==> flow/design.v <==
`timescale 1ns / 1ps
module add3(
    input [3:0] num,
    output [3:0] modnum
    );
    reg [3:0] w;
    always @* begin
    if (num > 4'b0100)  
        w = num + 4'b0011;
    else
        w = num;
    end
    assign modnum = w;
endmodule
`timescale 1ns / 1ps
module an_decoder(
    input [1:0] in,
    output reg [3:0] out
    );
    always @*
    case({in[1],in[0]})
    2'b00: out=4'b1110;
    2'b01: out=4'b1101;
    2'b10: out=4'b1011;
    2'b11: out=4'b0111;
    endcase
endmodule
`timescale 1ns / 1ps
module count_sseg_wrapper(
    input clk,
    input btnC,
    output [6:0] seg,
    output dp,
    output [3:0] an
    );
    wire[1:0] count_out;
    counter mycount(
    .clk(clk),
    .rst(btnC),
    .msbs(count_out));
    sseg4 mysseg4(
    .data(4'hA),
    .sign(1'b0),
    .hex_dec(1'b0),
    .digit_sel(count_out),
    .seg(seg),
    .an(an),
    .dp(dp));
endmodule
`timescale 1ns / 1ps
module counter #(parameter N=20)(
    input clk,
    input rst,
    output[1:0] msbs
    );
    reg [N-1:0] Qreg, Qnext;
    always @(posedge clk, posedge rst) begin
        if (rst) 
        Qreg <= 0;
        else
        Qreg <= Qnext;
    end
    always @* begin
        Qnext = Qreg+1;
    end
    assign msbs = Qreg[N-1:N-2];
endmodule
`timescale 1ns / 1ps
module eleven_bit_BCD(
    input [10:0] B,
    output [15:0] out
    );
    wire[3:0] c1_modnum;
    wire[3:0] c2_modnum;
    wire[3:0] c3_modnum;
    wire[3:0] c4_modnum;
    wire[3:0] c5_modnum;
    wire[3:0] c6_modnum;
    wire[3:0] c7_modnum;
    wire[3:0] c8_modnum;
    wire[3:0] c9_modnum;
    wire[3:0] c10_modnum;
    wire[3:0] c11_modnum;
    wire[3:0] c12_modnum;
    wire[3:0] c13_modnum;
    wire[3:0] c14_modnum;
    wire[3:0] c15_modnum;
    add3 c1(
        .num({1'b0,B[10:8]}),
        .modnum(c1_modnum)
        );      
    add3 c2(
        .num({c1_modnum[2:0],B[7]}),
        .modnum(c2_modnum)
        );    
    add3 c3(
        .num({c2_modnum[2:0],B[6]}),
        .modnum(c3_modnum)
        );        
    add3 c4(
        .num({c3_modnum[2:0],B[5]}),
        .modnum(c4_modnum)
        );      
    add3 c5(
        .num({c4_modnum[2:0],B[4]}),
        .modnum(c5_modnum)
        );
    add3 c6(
        .num({c5_modnum[2:0],B[3]}),
        .modnum(c6_modnum)
        );
    add3 c7(
        .num({c6_modnum[2:0],B[2]}),
        .modnum(c7_modnum)
        );
    add3 c8(
        .num({c7_modnum[2:0],B[1]}),
        .modnum(c8_modnum)
        );
    add3 c9(
        .num({1'b0,c1_modnum[3],c2_modnum[3],c3_modnum[3]}),
        .modnum(c9_modnum)
        );
    add3 c10(
        .num({c9_modnum[2:0],c4_modnum[3]}),
        .modnum(c10_modnum)
        );
    add3 c11(
        .num({c10_modnum[2:0],c5_modnum[3]}),
        .modnum(c11_modnum)
        );
    add3 c12(
        .num({c11_modnum[2:0],c6_modnum[3]}),
        .modnum(c12_modnum)
        );
    add3 c13(
        .num({c12_modnum[2:0],c7_modnum[3]}),
        .modnum(c13_modnum)
        );
    add3 c14(
        .num({1'b0,c9_modnum[3],c10_modnum[3],c11_modnum[3]}),
        .modnum(c14_modnum)
        );
    add3 c15(
        .num({c14_modnum[2:0],c12_modnum[3]}),
        .modnum(c15_modnum)
        );
    assign out={1'b0,1'b0,1'b0,c15_modnum[3],c15_modnum[2:0],c13_modnum[3],c13_modnum[2:0],c8_modnum[3],c8_modnum[2:0],B[0]};
endmodule
`timescale 1ns / 1ps
module mux2
    #(parameter BITS=16)
    (input [BITS-1:0] in0,
    input [BITS-1:0] in1,
    input sel,
    output [BITS-1:0] out
    );
    assign out = sel ? in1 : in0;
endmodule
`timescale 1ns / 1ps
module mux4
    #(parameter BITS = 4)
    (input [BITS-1:0] in0,
    input [BITS-1:0] in1,
    input [BITS-1:0] in2,
    input [BITS-1:0] in3,
    input [1:0] sel,
    output reg [BITS-1:0] out
    );
    always @*
        case({sel[1],sel[0]})
            2'b00: out  = in0;
            2'b01: out  = in1;
            2'b10: out  = in2;
            2'b11: out  = in3;
        endcase
endmodule
`timescale 1ns / 1ps
module sseg4(
    input [15:0] data,
    input hex_dec,
    input sign,
    input [1:0] digit_sel,
    output [6:0] seg,
    output dp,
    output [3:0] an
    );
    wire[15:0] bcd11_mux2; 
    wire[15:0] mux2_mux4;
    wire[3:0] mux4_decoder;
    wire[6:0] decoder_mux2;
    wire sel_mux2;
    eleven_bit_BCD bcd11(
    .B(data[10:0]),
    .out(bcd11_mux2));
    mux2 #(.BITS(16)) mux2_1(
    .in0(bcd11_mux2),
    .in1(data),
    .sel(hex_dec),
    .out(mux2_mux4));
    mux4 #(.BITS(4)) mymux4(
    .in0(mux2_mux4[3:0]),
    .in1(mux2_mux4[7:4]),
    .in2(mux2_mux4[11:8]),
    .in3(mux2_mux4[15:12]),
    .sel(digit_sel),
    .out(mux4_decoder));
    sseg_decoder my_sseg_decoder(
    .num(mux4_decoder),
    .sseg(decoder_mux2));
    an_decoder my_an_decoder(
    .in(digit_sel),
    .out(an));
    assign sel_mux2 = sign&~an[3];
    mux2 #(.BITS(7)) mux2_2(
    .in0(decoder_mux2),
    .in1(7'b0111111),
    .sel(sel_mux2),
    .out(seg));
    assign dp = 1'b1;
endmodule
`timescale 1ns / 1ps
module sseg_decoder(
    input [3:0] num,
    output reg [6:0] sseg
    );
always @*
    case(num)
    4'h0: sseg = 7'b1000000;
    4'h1: sseg = 7'b1111001;
    4'h2: sseg = 7'b0100100;
    4'h3: sseg = 7'b0110000;
    4'h4: sseg = 7'b0011001;
    4'h5: sseg = 7'b0010010;
    4'h6: sseg = 7'b0000010;
    4'h7: sseg = 7'b1111000;
    4'h8: sseg = 7'b0000000;
    4'h9: sseg = 7'b0011000;
    4'hA: sseg = 7'b0001000;
    4'hB: sseg = 7'b0000011;
    4'hC: sseg = 7'b1000110;
    4'hD: sseg = 7'b0100001;
    4'hE: sseg = 7'b0000110;
    4'hF: sseg = 7'b0001110;
    endcase
endmodule
* Reports on count_sseg_wrapper
The steps from the RTL of count_sseg_wrapper to its reports follow in flow order. Line numbers count from 1 in the design file above. Operators carry their Yosys type and port widths (W data, S select, Z words). Cell names lack the library's common part. Not given: -
Set-up: design top count_sseg_wrapper, clock clk, cell library sky130hd, corner tt_025C_1v80

* Word level
Source: Yosys, flattened and elaborated, memories not mapped. Widths are those after wreduce; folded enables and synchronous resets count as part of the registers. Registers that Yosys merges into a memory's read port (data or address) are not register bits. Print and check cells do not count. Equal cells are merged and count once. Memory sizes are those after Yosys's memory passes, which may raise the word count (mostly to a power of two), join words into wider ones and drop unused or constant bits.
Bit counts: memories 1, memory bits (read-only) 112, register bits after elaboration 20, output and inout bits 12, input port bits 2, cells after elaboration 10
Operators by class: reduce/logical cells 2, equal/unequal tests 3, add/sub/neg operators 1, multiplexer cells 2
Memories:
- (name not given) | depth 16, width 7, rd ports 1, write ports 0, RTL line 228 | case(num)
Operators with widths (number):
- $add A20 B1 Y20 const B | 1
- $pmux W4 S4 | 1
- $pmux W4 S2 | 1
- $eq A2 B2 Y1 const B | 2
- $reduce_or A3 Y1 | 1
- $eq A2 B1 Y1 const B | 1
- $logic_not A2 Y1 | 1

* Logic depth
Depth = most cells in a row (Yosys ltp): at word level without a register or memory, in the mapped netlist without a sequential cell, where the memories' decode and read muxes count.
Depth: word-level depth 3, ABC_AREA 0, mapped depth 5, gate-level depth less buffers 5

* Mapped cells and area
Source: synth_stat.txt of the flow (Yosys; design flattened, memories mapped). It holds for the ABC_AREA given above (unset counts as 0); a run with the other value may have another netlist. Totals and module areas in this step are rounded.
Synthesis totals: buffers 7, sequential area 0.0005 mm², mapped area 0.000931 mm², cells in the netlist 82, mapped flip-flops 20
Cell types:
- dfrtp_1 | number 20, area in all 500.48 µm²
- xnor2_1 | number 13, area in all 113.859 µm²
- buf_4 | number 7, area in all 52.55 µm²
- xor2_1 | number 5, area in all 43.792 µm²
- nand3_1 | number 7, area in all 35.034 µm²
- nand2_1 | number 7, area in all 26.275 µm²
- nand4_4 | number 1, area in all 21.27 µm²
- and3_1 | number 3, area in all 18.768 µm²
- nand4_1 | number 3, area in all 18.768 µm²
- and4_1 | number 2, area in all 17.517 µm²
- ha_1 | number 1, area in all 12.512 µm²
- inv_1 | number 3, area in all 11.261 µm²
- nor2_4 | number 1, area in all 11.261 µm²
- and2_2 | number 1, area in all 7.507 µm²
- conb_1 | number 2, area in all 7.507 µm²
- nor2_1 | number 2, area in all 7.507 µm²
- nand2b_1 | number 1, area in all 6.256 µm²
- nor2_2 | number 1, area in all 6.256 µm²
Not listed: further types 2, cells in them 2. By module: a second synthesis without flattening, with its own total; a netlist apart from the flattened one above.
Second synthesis, totals: cell total of the unflattened synthesis 376, area total of the unflattened synthesis 0.00326 mm²
Each row is one instance without its submodules.
By module:
- add3 | times used 15, area 0.000104 mm², cells 15, sequential area 0 mm²
- counter | times used 1, area 0.000883 mm², cells 71, sequential area 0.0005 mm²
- sseg_decoder | times used 1, area 0.000259 mm², cells 35, sequential area 0 mm²
- mux2 (BITS=16) | times used 1, area 0.000249 mm², cells 18, sequential area 0 mm²
- mux2 (BITS=7) | times used 1, area 0.000116 mm², cells 8, sequential area 0 mm²
- mux4 (BITS=4) | times used 1, area 0.000105 mm², cells 4, sequential area 0 mm²
- eleven_bit_BCD | times used 1, area 0.0000338 mm², cells 5, sequential area 0 mm²
- sseg4 | times used 1, area 0.0000288 mm², cells 4, sequential area 0 mm²
- an_decoder | times used 1, area 0.0000225 mm², cells 4, sequential area 0 mm²
- count_sseg_wrapper | times used 1, area 0.0000075 mm², cells 2, sequential area 0 mm²

* Path before layout
Source: OpenSTA report_checks on the synthesized netlist (no wires, ideal clock, input and output delay 20% of the period each), path of least setup slack; recovery checks are left aside. Register names are those of the netlist, which keeps one name where synthesis merged equal registers.
Timing after synthesis: kind register to register, start point reg mycount.Qreg[0], end point reg mycount.Qreg[10], buffers on the path 0, stages 6, slack -0.018 ns, time at the first pin 0.000 ns, arrival time 1.065 ns, path delay 1.188 ns, period 1.17 ns, required time 1.047 ns, library setup time 0.123 ns, synthesis period reached 1.188 ns
"path delay" is the arrival time less input delay plus setup time. "stages": output pins that drive a net of the path, with the launching flip-flop's if there is one; two outputs of one cell count as two. "synthesis period reached" is the clock period less the worst setup slack; recovery checks do not enter. This is arithmetic on one report: input and output delays are still those of the set period (20% each). Between the ends stands the longest chain of elaborated cells between them, by number of cells; it is not shown to be the way that was timed. Of several equally long chains one is given. Each line given opens the expression or statement behind the cell; cells for indexed reads and writes are added by Yosys, which also makes memories of some case tables.
Between the ends, after synthesis: path through dfrtp_1 ha_1 nand2_1 nor2_2 nand4_1 xnor2_1, length of the longest elaborated chain 1, elaborated cells on any way between the ends 1, source lines of those cells 1, classes of those cells add/sub: 1
Ends and longest elaborated chain, after synthesis:
- start, declared | RTL line 56 | reg [N-1:0] Qreg, Qnext;
- start, assigned | RTL line 59 | Qreg <= 0;
- start, assigned | RTL line 61 | Qreg <= Qnext;
- $add A20 B1 Y20 | RTL line 64 | Qnext = Qreg+1;
- end, assigned | RTL line 59
- end, assigned | RTL line 61
- end, declared | RTL line 56

* Worst path after layout
From the final timing report of stored run 1: the path of least setup slack in the routed layout; clock arrival at registers is part of the times.
Timing after layout: kind register to output, start point reg mycount.Qreg[18], end point out an[0], slack -0.29 ns, period 1.13 ns, buffers on the path 2, output delay 0.23 ns, required time 0.90 ns, stages 4, arrival time 1.19 ns, time at the first pin 0.30 ns
Between the ends stands the longest chain of elaborated cells between them, by number of cells; it is not shown to be the way that was timed. Of several equally long chains one is given.
Between the ends, after layout: path through dfrtp_1 buf_6 or2_4 buf_6, length of the longest elaborated chain 2, elaborated cells on any way between the ends 5, classes of those cells eq/ne: 3; mux: 1; reduce/logical: 1
Ends and longest elaborated chain, after layout:
- start, declared | RTL line 56 | reg [N-1:0] Qreg, Qnext;
- start, assigned | RTL line 59 | Qreg <= 0;
- start, assigned | RTL line 61 | Qreg <= Qnext;
- $eq A2 B2 Y1 | RTL line 21 | case({in[1],in[0]})
- $pmux W4 S4 | RTL line 21
- end, declared | RTL line 34 | output [3:0] an

# Flow runs of count_sseg_wrapper

2 stored runs of count_sseg_wrapper in the flow (synthesis by Yosys, layout by OpenROAD, sky130hd cells), in arbitrary order. Constraints: input delay and output delay 20% of the set period each, output load 0.01 pF.
"achieved clock period" means the clock period less the worst setup slack. The figure is calculated, with input and output delays left at 20% of the set period.
By "power" is meant OpenSTA's value without simulated activity: inputs other than the clock are taken to toggle once in ten clock periods, and the tool carries that through the logic.
Measured values are rounded.
[stored run 1] settings: period_ns=1.13, CORE_UTILIZATION=29, SETUP_SLACK_MARGIN=0.32, PLACE_DENSITY=0.39, CELL_PAD_IN_SITES_DETAIL_PLACEMENT=2, TNS_END_PERCENT=50, CAP_MARGIN=20, CORE_MARGIN=2, SLEW_MARGIN=20
[stored run 1] result: chip area after synthesis (Yosys) 0.000931 mm², die area 0.00368 mm², standard-cell area of the final layout 0.0014 mm², utilization 45.9 %, worst setup slack after layout -0.291 ns, power 1160 uW, achieved clock period 1.421 ns
[stored run 2] settings: period_ns=0.979, CAP_MARGIN=20, CORE_MARGIN=2, CORE_UTILIZATION=40, SLEW_MARGIN=20
[stored run 2] result: chip area after synthesis (Yosys) 0.000931 mm², die area 0.00273 mm², standard-cell area of the final layout 0.00153 mm², utilization 69.3 %, worst setup slack after layout -0.392 ns, power 1250 uW, achieved clock period 1.371 ns
